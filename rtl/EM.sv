==> flow/design.v <==
module EM(input logic[1:0] Mode,
          input logic Enable,
          input logic[7:0] EMReading,
          input logic Clk,
          input logic CPUReadComplete,
          output logic[15:0] EMResult,
          output logic[2:0] ErrorCode,
          output logic EMValReady
);
logic[7:0] prevEMreading;
logic startmeasure;
logic acquisitionready;
GetEMReadingFSM GetEMReading(Mode, Enable, Clk, prevEMreading, acquisitionready, CPUReadComplete, startmeasure, EMResult, ErrorCode, EMValReady);
AcquireEMData EMSampling(Clk, startmeasure, EMReading, prevEMreading, acquisitionready);
endmodule
module GetEMReadingFSM(input logic[1:0] mode,
                       input logic enable,
                       input logic clk,
                       input logic[7:0] prevEMreading,
                       input logic acquisitionready,
                       input logic cpureadcomplete,
                       output logic startmeas,
                       output logic[15:0] emresult,
                       output logic[2:0] errorcode,
                       output logic emvalready);
typedef enum logic[1:0] {Reset, DataReady, Fast, Slow} statetype;
statetype state, nextstate;
always_ff @ (posedge clk) begin
    if (!enable || mode == 2'b00) state <= Reset;
    else state <= nextstate;
end
always_comb
case (state)
    Reset: begin
        if (mode == 2'b01) nextstate = DataReady;
        else if (mode == 2'b11) nextstate = Reset;
        else nextstate = Slow;
    end
    DataReady: begin
        if (!cpureadcomplete) nextstate = DataReady;
        else begin
            if (mode == 2'b01) nextstate = DataReady;
            else if (mode == 2'b11) nextstate = Reset;
            else nextstate = Slow;
        end
    end
    Fast: begin
        nextstate = DataReady;
    end
    Slow: begin
        if(!acquisitionready) nextstate = Slow;
        else nextstate = DataReady;
    end
endcase
always_comb
case (state)
    Reset: begin
        startmeas = 0;
        emresult = 0;
        errorcode = 0;
        emvalready = 0;
    end
    DataReady: begin
        startmeas = 0;
        emresult = {8'b00000000, prevEMreading};
        errorcode = 1;
        emvalready = 1;
    end
    Fast: begin
        startmeas = 0;
        emresult = 0;
        errorcode = 2;
        emvalready = 0;
    end
    Slow: begin
        startmeas = 1;
        emresult = 0;
        errorcode = 3;
        emvalready = 0;
    end
endcase
endmodule
module AcquireEMData(input logic clk,
                     input logic startmeasure,
                     input logic[7:0] sensorreading,
                     output logic[7:0] recordedvalue,
                     output logic acquisitionready);
    always_ff @(posedge clk) begin
        if (startmeasure) begin
            recordedvalue <= sensorreading;
            acquisitionready <= 1;
        end
        else begin
            acquisitionready <= 0;
        end
    end
endmodule
# From RTL to reports: EM
# The steps from the RTL of EM to its reports follow in flow order.
# Lines are those of the file above, counted from 1.
# Operators: Yosys type, input widths -> output width; for muxes data width and select width s.
# Library cell names are shortened.
# Not given: n/a
# design
top_module	EM
clk_port	Clk
cell_library	sky130hd
lib_corner	tt_025C_1v80

# Word level
# Source: Yosys, flattened and elaborated, memories not mapped. Widths are those after wreduce; folded enables and synchronous resets count as part of the registers. Registers that Yosys merges into a memory's read port (data or address) are not register bits. Print and check cells do not count. Equal cells are merged and count once.
# classes
multipliers	0
div	0
n_addsub	0
shifts	0
logic	0
compare	0
muxes	10
n_reduce_logical	6
eq_ne	5
# op_table
operator	n
$pmux 16 s2	1
$pmux 3 s4	1
$pmux 2 s4	1
$mux 2	4
$eq 2x2->1 const B	3
$reduce_or 3->1	2
$eq 2x1->1 const B	2
$logic_not 2->1	2
$pmux 1 s2	2
$logic_or 1x1->1	1
$logic_not 1->1	1
$mux 1	1
# word_totals
elab_cells	24
rom_bits	0
register_bits	11
output_inout_bits	20
latchBits	0
ram_bits	0
inputBits	13
mem_count	0
clocked_rd_ports_x_width	0

# Depth
# Depth = most cells in a row (Yosys ltp): at word level without a register or memory, in the mapped netlist without a sequential cell, where the memories' decode and read muxes count.
# depth
word_depth	5
ABC_AREA	1
depth_mapped	5
mapped_depth_nobuf	5

# Netlist
# Yosys stat after the flow's synthesis: flattened, memories mapped to cells. It holds for the ABC_AREA given above (unset counts as 0); a run with the other value may have another netlist.
# mapped
n_buf	10
area_mm2	0.0005718
ff_cells	12
cell_count	64
sequential_area_mm2	0.0003203
# by_type
type	n	type_area_um2
edfxtp_1	8	240.23
dfxtp_1	4	80.077
buf_4	9	67.565
inv_1	13	48.797
nor2_1	12	45.043
nand2_1	7	26.275
nand3_2	1	10.01
a21oi_2	1	8.758
inv_2	2	7.507
o21bai_1	1	7.507
nor2_2	1	6.256
or2_2	1	6.256
o21ai_0	1	5.005
o21ai_1	1	5.005
clkbuf_1	1	3.754
conb_1	1	3.754

# Timing after synthesis
# Source: OpenSTA report_checks on the synthesized netlist (no wires, ideal clock, input and output delay 20% of the period each), path of least setup slack; recovery checks are left aside. Register names are those of the netlist, which keeps one name where synthesis merged equal registers.
# synth_timing
path_type	reg-to-output
startpoint	register GetEMReading.state
endpoint	output EMResult[0]
required_time_ns	1.304
output_delay_ns	0.326
period_ns	1.63
path_delay_ns	0.907
arrival_time_ns	0.907
t_first_pin_ns	0.000
path_slack_ns	0.397
path_buffers	0
driving_pins	4
period_less_setup_slack_ns	1.233
# "path_delay_ns" = arrival - input delay + setup time.
# At an output port there is no setup time.
# "driving_pins" counts driving pins, that of a launching flip-flop among them; a cell with two outputs on the path counts twice.
# "period_less_setup_slack_ns" = period - worst setup slack (recovery checks aside). The figure is calculated, with input and output delays left at 20% of the set period.
# Where an end lacks its bit number, it is one bit of the signal, or one of the new flip-flops if synthesis recoded a state register.
# Between the ends stands the longest chain of elaborated cells between them, by number of cells; it is not shown to be the way that was timed. Of several equally long chains one is given.
# Each line given opens the expression or statement behind the cell; cells for indexed reads and writes are added by Yosys, which also makes memories of some case tables.
# synth_via
cell_sequence	dfxtp_1 -> nor2_2 -> inv_2 -> nor2_1
elab_chain_len	3
cone_cells	6
classes_between	eq/ne (3); mux (1); reduce/logical (2)
# synth_rtl
element	line	rtl
from (decl)	27	statetype state, nextstate;
from (assign)	29	if (!enable || mode == 2'b00) state <= Reset;
from (assign)	30	else state <= nextstate;
$logic_not 2->1	56	case (state)
$reduce_or 3->1	n/a
$pmux 16 s2	56
to (decl)	6	output logic[15:0] EMResult,
# Some nets on the timed path still bear RTL names; the line given drives or declares the net.
# synth_named_nets
signal	line
EMValReady	56

# Worst path after layout
# From the final timing report of entry A: the path of least setup slack in the routed layout; clock arrival at registers is part of the times.
# layout_timing
path_type	reg-to-output
startpoint	register GetEMReading.state
endpoint	output ErrorCode[1]
t_first_pin_ns	0.23
path_buffers	2
output_delay_ns	0.36
arrival_time_ns	1.29
required_time_ns	1.46
period_ns	1.82
driving_pins	3
path_slack_ns	0.17
# Where an end lacks its bit number, it is one bit of the signal, or one of the new flip-flops if synthesis recoded a state register.
# Between the ends stands the longest chain of elaborated cells between them, by number of cells; it is not shown to be the way that was timed. Of several equally long chains one is given.
# layout_via
cell_sequence	dfxtp_1 -> buf_4 -> clkdlybuf4s50_1
elab_chain_len	2
cone_cells	5
classes_between	eq/ne (3); mux (1); reduce/logical (1)
# layout_rtl
element	line	rtl
from (decl)	27	statetype state, nextstate;
from (assign)	29	if (!enable || mode == 2'b00) state <= Reset;
from (assign)	30	else state <= nextstate;
$eq 2x2->1	56	case (state)
$pmux 3 s4	56
to (decl)	7	output logic[2:0] ErrorCode,

# 2 stored runs of EM in the flow (synthesis by Yosys, layout by OpenROAD, sky130hd cells), in arbitrary order. Constraints: input delay and output delay 20% of the set period each, output load 0.01 pF.
# "period_less_ws_ns" is the run's clock period less its worst setup slack. It is reckoned from that one timing run; input and output delays stay at 20% of the period that was set.
# By "worst_path_ns" is meant the share of the clock period that the worst setup path is allowed (20% is reserved at inputs, 20% at outputs), minus its slack. Clock arrival times at its registers enter into it.
# "power_uw": no workload was simulated; the value follows from the tool's default switching activity.
# Among the settings, n/a means not set for that run.
# A result given as n/a is not shown for that run.
run name	period_ns	CORE_UTILIZATION	HOLD_SLACK_MARGIN	CORE_ASPECT_RATIO	CORE_MARGIN	CELL_PAD_IN_SITES_GLOBAL_PLACEMENT	TNS_END_PERCENT	ABC_AREA	GPL_TIMING_DRIVEN	GPL_ROUTABILITY_DRIVEN	CTS_CLUSTER_SIZE	MIN_ROUTING_LAYER	CAP_MARGIN	SLEW_MARGIN	PLACE_DENSITY_LB_ADDON	CTS_CLUSTER_DIAMETER	worst_path_ns	worst_path_kind	period_less_ws_ns	power_uw	timing.setup.ws_ns	fin_tns_ns	total_die_area_mm2	post_route_util_pct	finish.stdcell_area_mm2	worst_hold_slack_ns	synth_chip_area_mm2
entry A	1.82	16	-0.03	0.5	4	3	60	1	1	1	76	met2	20	20	n/a	n/a	1.29	reg-to-output	1.653	667	0.167	0.000	0.004652	25.6	0.0008808	0.547	0.0005718
entry B	1.08	62	n/a	1.0	2	n/a	n/a	n/a	1	1	95	n/a	20	20	0.12	271	n/a	n/a	n/a	n/a	n/a	n/a	n/a	n/a	n/a	n/a	n/a
# Entry B: no final report: floorplanning broke off with PDN-0185
